==> flow/design.v <==
`timescale 1ns / 1ps
module debouncer_early
    #(parameter timer = 2_000_000)  
    (
    input clk,
    input reset_n,
    input noisy_input,
    output debounced_output
    );
    wire timer_done;
    wire timer_reset;
    timer_parameterized #(.end_at(timer - 1)) TIMER(
        .clk(clk),
        .reset_n(~timer_reset),
        .en(~timer_reset),
        .timer_done(timer_done)
    );
    debouncer_early_fsm FSM(
        .clk(clk),
        .reset_n(reset_n),
        .noisy_input(noisy_input),
        .timer_done(timer_done),
        .debounced_output(debounced_output),
        .timer_reset(timer_reset)
    );
endmodule  
`timescale 1ns / 1ps
module debouncer_early_fsm(
    input clk,
    input reset_n,
    input noisy_input,
    input timer_done,
    output timer_reset,
    output debounced_output
    );
    reg [1 : 0] state_reg, state_next;
    parameter s0 = 0;
    parameter s1 = 1;
    parameter s2 = 2;
    parameter s3 = 3;
    always @(posedge clk, negedge reset_n)
    begin
        if (~reset_n)
            state_reg <= 0;
        else
            state_reg <= state_next;
    end
    always @(*)
    begin
        state_next = state_reg;
        case(state_reg)
            s0: if (~noisy_input)
                    state_next = s0;
                else if (noisy_input)
                    state_next = s1;
            s1: if (~noisy_input)
                    state_next = s1;
                else if (noisy_input & ~timer_done)
                    state_next = s1;
                else if (noisy_input & timer_done)
                    state_next = s2;
            s2: if (~noisy_input)
                    state_next = s3;
                else if (noisy_input)
                    state_next = s2;
            s3: if (noisy_input)
                    state_next = s3;
                else if (~noisy_input & ~timer_done)
                    state_next = s3;
                else if (~noisy_input & timer_done)
                    state_next = s0;
            default: state_next = s0;                                             
        endcase
    end
    assign timer_reset = (state_reg == s0) | (state_reg == s2);
    assign debounced_output = (state_reg == s1) | (state_reg == s2);
endmodule  
`timescale 1ns / 1ps
module timer_parameterized
    #(parameter end_at = 255)
    (
    input clk,
    input reset_n,
    input en,
    output timer_done
    );
    localparam BITS = $clog2(end_at);
    reg [BITS - 1 : 0] Q_reg, Q_next;
    always @(posedge clk, negedge reset_n)
    begin
        if (~reset_n)
            Q_reg <= 'b0;
        else if(en)
            Q_reg <= Q_next;
        else
            Q_reg <= Q_reg;
    end
    always @(*)
        Q_next = timer_done? 'b0: Q_reg + 1;
    assign timer_done = (Q_reg == end_at);
endmodule  
## Step by step through the tools: debouncer_early

Tool output for the design above, in the order of the flow.
Lines are those of the file above, counted from 1.
Operators carry their Yosys type and port widths (W data, S select, Z words).
Library cell names are shortened.
The mark - stands for no value.

- Design top: debouncer_early
- Clock port: clk
- Cell library: sky130hd
- Timing corner: tt_025C_1v80

## Word level

Yosys after proc, flatten, opt, wreduce and memory -nomap, before mapping. Memory bits, and registers merged into a memory's read port (data or address), are not among the register bits. Print and check cells are not counted. Equal cells are merged and count once.

- Register bits after elaboration: 23
- Input bits: 3
- Output and inout bits: 1
- Word-level cells: 29

- Add/sub/neg operators: 1
- Eq/ne operators: 6
- Mux-type cells: 10
- Bitwise logic cells: 8
- Reduce/logical cells: 2

Operators with widths:

| operator | count |
|---|---|
| $add A21 B1 Y21 const B | 1 |
| $eq A21 B21 Y1 const B | 1 |
| $mux W21 | 1 |
| $mux W2 | 6 |
| $ne A4 B2 Y1 const B | 2 |
| $pmux W2 S4 | 1 |
| $and A1 B1 Y1 | 4 |
| $eq A2 B2 Y1 const B | 2 |
| $or A1 B1 Y1 | 2 |
| $not A1 Y1 | 2 |
| $eq A2 B1 Y1 const B | 1 |
| $logic_not A2 Y1 | 1 |
| $reduce_and A2 Y1 | 1 |
| $mux W1 | 2 |

## Longest topological paths

Depth = most cells in a row (Yosys ltp): at word level without a register or memory, in the mapped netlist without a sequential cell, where the memories' decode and read muxes count.

- Word-level depth: 6
- ABC_AREA: 0
- Gate-level depth with buffers: 5
- Depth with buffers taken out: 5

## Synthesis result

The flow's flattened synthesis, as Yosys stat reports it; memories are mapped. The netlist is that of the ABC_AREA named above (0 if unset); the other value can give another one.
The area totals of this step are shown rounded.

Cell types:

| type | count | area in all (um2) |
|---|---|---|
| dfrtp_1 | 24 | 600.576 |
| xor2_1 | 8 | 70.067 |
| xnor2_1 | 6 | 52.55 |
| nand4_1 | 8 | 50.048 |
| nor2_1 | 13 | 48.797 |
| and4_1 | 4 | 35.034 |
| nand3_1 | 7 | 35.034 |
| nand2_1 | 8 | 30.029 |
| o31ai_1 | 4 | 30.029 |
| dfstp_2 | 1 | 26.275 |
| a21oi_1 | 5 | 25.024 |
| o21ai_0 | 5 | 25.024 |
| or4_1 | 3 | 22.522 |
| nor4_4 | 1 | 21.27 |
| nor4bb_1 | 2 | 20.019 |
| nor4b_2 | 1 | 15.014 |
| ha_1 | 1 | 12.512 |
| nand4_2 | 1 | 12.512 |

Other cell types: 20; their cells: 20.

- Cell count: 122
- Mapped area: 1282 um2
- Sequential area: 626.9 um2
- Flip-flop cells: 25
- Buffer cells: 3

By module: a second synthesis without flattening, with its own total; a netlist apart from the flattened one above.

- Cell total of the unflattened synthesis: 123
- Area (unflattened synthesis): 1236 um2

Rows give one instance, submodules left out.

Modules:

| module | instances | cells | area (um2) | sequential area (um2) |
|---|---|---|---|---|
| timer_parameterized (end_at=1999999) | 1 | 107 | 1069 | 525.5 |
| debouncer_early_fsm | 1 | 15 | 163.9 | 101.3 |
| debouncer_early | 1 | 1 | 3.8 | 0.0 |

## Timing after synthesis

Source: OpenSTA report_checks on the synthesized netlist (no wires, ideal clock, input and output delay 20% of the period each), path of least setup slack; recovery checks are left aside. Register names are those of the netlist, which keeps one name where synthesis merged equal registers.

- Path kind: flip-flop to flip-flop
- Start point: register FSM.state_reg
- End point: register TIMER.Q_reg[20]
- Clock period: 2.51 ns
- Library setup time: 0.145 ns
- Launch time at the first pin: 0.000 ns
- Data arrival time: 2.213 ns
- Required time: 2.365 ns
- Setup slack: 0.152 ns
- Path delay: 2.358 ns
- Stages on the path: 6
- Path buffers: 1
- Synthesis period reached: 2.358 ns

"path delay" = arrival - input delay + setup time.
"stages on the path" counts driving pins, that of a launching flip-flop among them; a cell with two outputs on the path counts twice.
"synthesis period reached" = period - worst setup slack (recovery checks aside). The figure is calculated, with input and output delays left at 20% of the set period.
An end named without its bit number is one bit of that signal or, where synthesis recoded a state register, one of its new flip-flops.
A register here has more assigning lines than the two given.

- Path through: dfrtp_1 -> nor2_1 -> clkbuf_1 -> nand3_1 -> nor2_1 -> nor4b_2

RTL lines, path after synthesis:

| what | RTL line | source |
|---|---|---|
| start: declaration | 36 | `reg [1 : 0] state_reg, state_next;` |
| start: assignment | 44 | `state_reg <= 0;` |
| start: assignment | 46 | `state_reg <= state_next;` |
| end: assignment | 94 | `Q_reg <= Q_next;` |
| end: assignment | 96 | `Q_reg <= Q_reg;` |
| end: declaration | 88 | `reg [BITS - 1 : 0] Q_reg, Q_next;` |

Chain of elaborated cells between the ends: none given.

## Timing after layout

Path of least setup slack in the final report of flow run A (OpenROAD, finished layout, wires in). Where an end is a register, its clock arrival counts in the times.

- Path kind: flip-flop to output port
- Start point: register FSM.state_reg
- End point: output debounced_output
- Clock period: 2.58 ns
- Output delay: 0.52 ns
- Launch time at the first pin: 0.27 ns
- Data arrival time: 1.53 ns
- Required time: 2.06 ns
- Setup slack: 0.54 ns
- Stages on the path: 3
- Path buffers: 1

An end named without its bit number is one bit of that signal or, where synthesis recoded a state register, one of its new flip-flops.

- Path through: dfrtp_1 -> or2_2 -> clkdlybuf4s50_1

RTL lines, path after layout:

| what | RTL line | source |
|---|---|---|
| start: declaration | 36 | `reg [1 : 0] state_reg, state_next;` |
| start: assignment | 44 | `state_reg <= 0;` |
| start: assignment | 46 | `state_reg <= state_next;` |
| end: declaration | 8 | `output debounced_output` |

Chain of elaborated cells between the ends: none given.

Settings and measured results of 2 stored flow runs for module debouncer_early (sky130hd), not sorted in any way. The constraints put input and output delay at 20% of the set period each and load the outputs with 0.01 pF.
"reached clock period" means the clock period less the worst setup slack. The figure is calculated, with input and output delays left at 20% of the set period.
"time on the worst setup path" means the part of the period allowed to the worst setup path (the constraints hold back 20% at inputs and 20% at outputs) less its slack; where the path has registers, the arrival times of their clocks count too.
"power consumption": no workload was simulated; the value follows from the tool's default switching activity.
The measured numbers are rounded.

### Flow run A

Settings: `period_ns=2.58`, `CORE_UTILIZATION=22`, `SETUP_SLACK_MARGIN=-0.07`, `PLACE_DENSITY_LB_ADDON=0.13`, `CORE_ASPECT_RATIO=1.49`, `CTS_CLUSTER_SIZE=100`, `CAP_MARGIN=20`, `SLEW_MARGIN=40`, `MIN_ROUTING_LAYER=met2`, `MAX_ROUTING_LAYER=met5`, `CORE_MARGIN=2`

- Reached clock period: 2.043 ns
- Die outline area: 6469 um2
- Total negative setup slack: 0.000 ns
- Time on the worst setup path: 1.53 ns
- Critical path kind: flip-flop to output port
- Synthesis area: 1282 um2
- Final design utilization: 25.2%
- Power consumption: 0.9097 mW
- Standard-cell area after routing: 1449 um2
- Setup slack of the critical path: 0.537 ns

### Flow run B

Settings: `period_ns=2.33`, `CAP_MARGIN=20`, `CORE_MARGIN=2`, `CORE_UTILIZATION=40`, `SLEW_MARGIN=20`

- Reached clock period: 2.050 ns
- Die outline area: 3675 um2
- Total negative setup slack: 0.000 ns
- Time on the worst setup path: 1.58 ns
- Critical path kind: flip-flop to output port
- Synthesis area: 1282 um2
- Final design utilization: 45.7%
- Power consumption: 0.9339 mW
- Standard-cell area after routing: 1395 um2
- Setup slack of the critical path: 0.280 ns
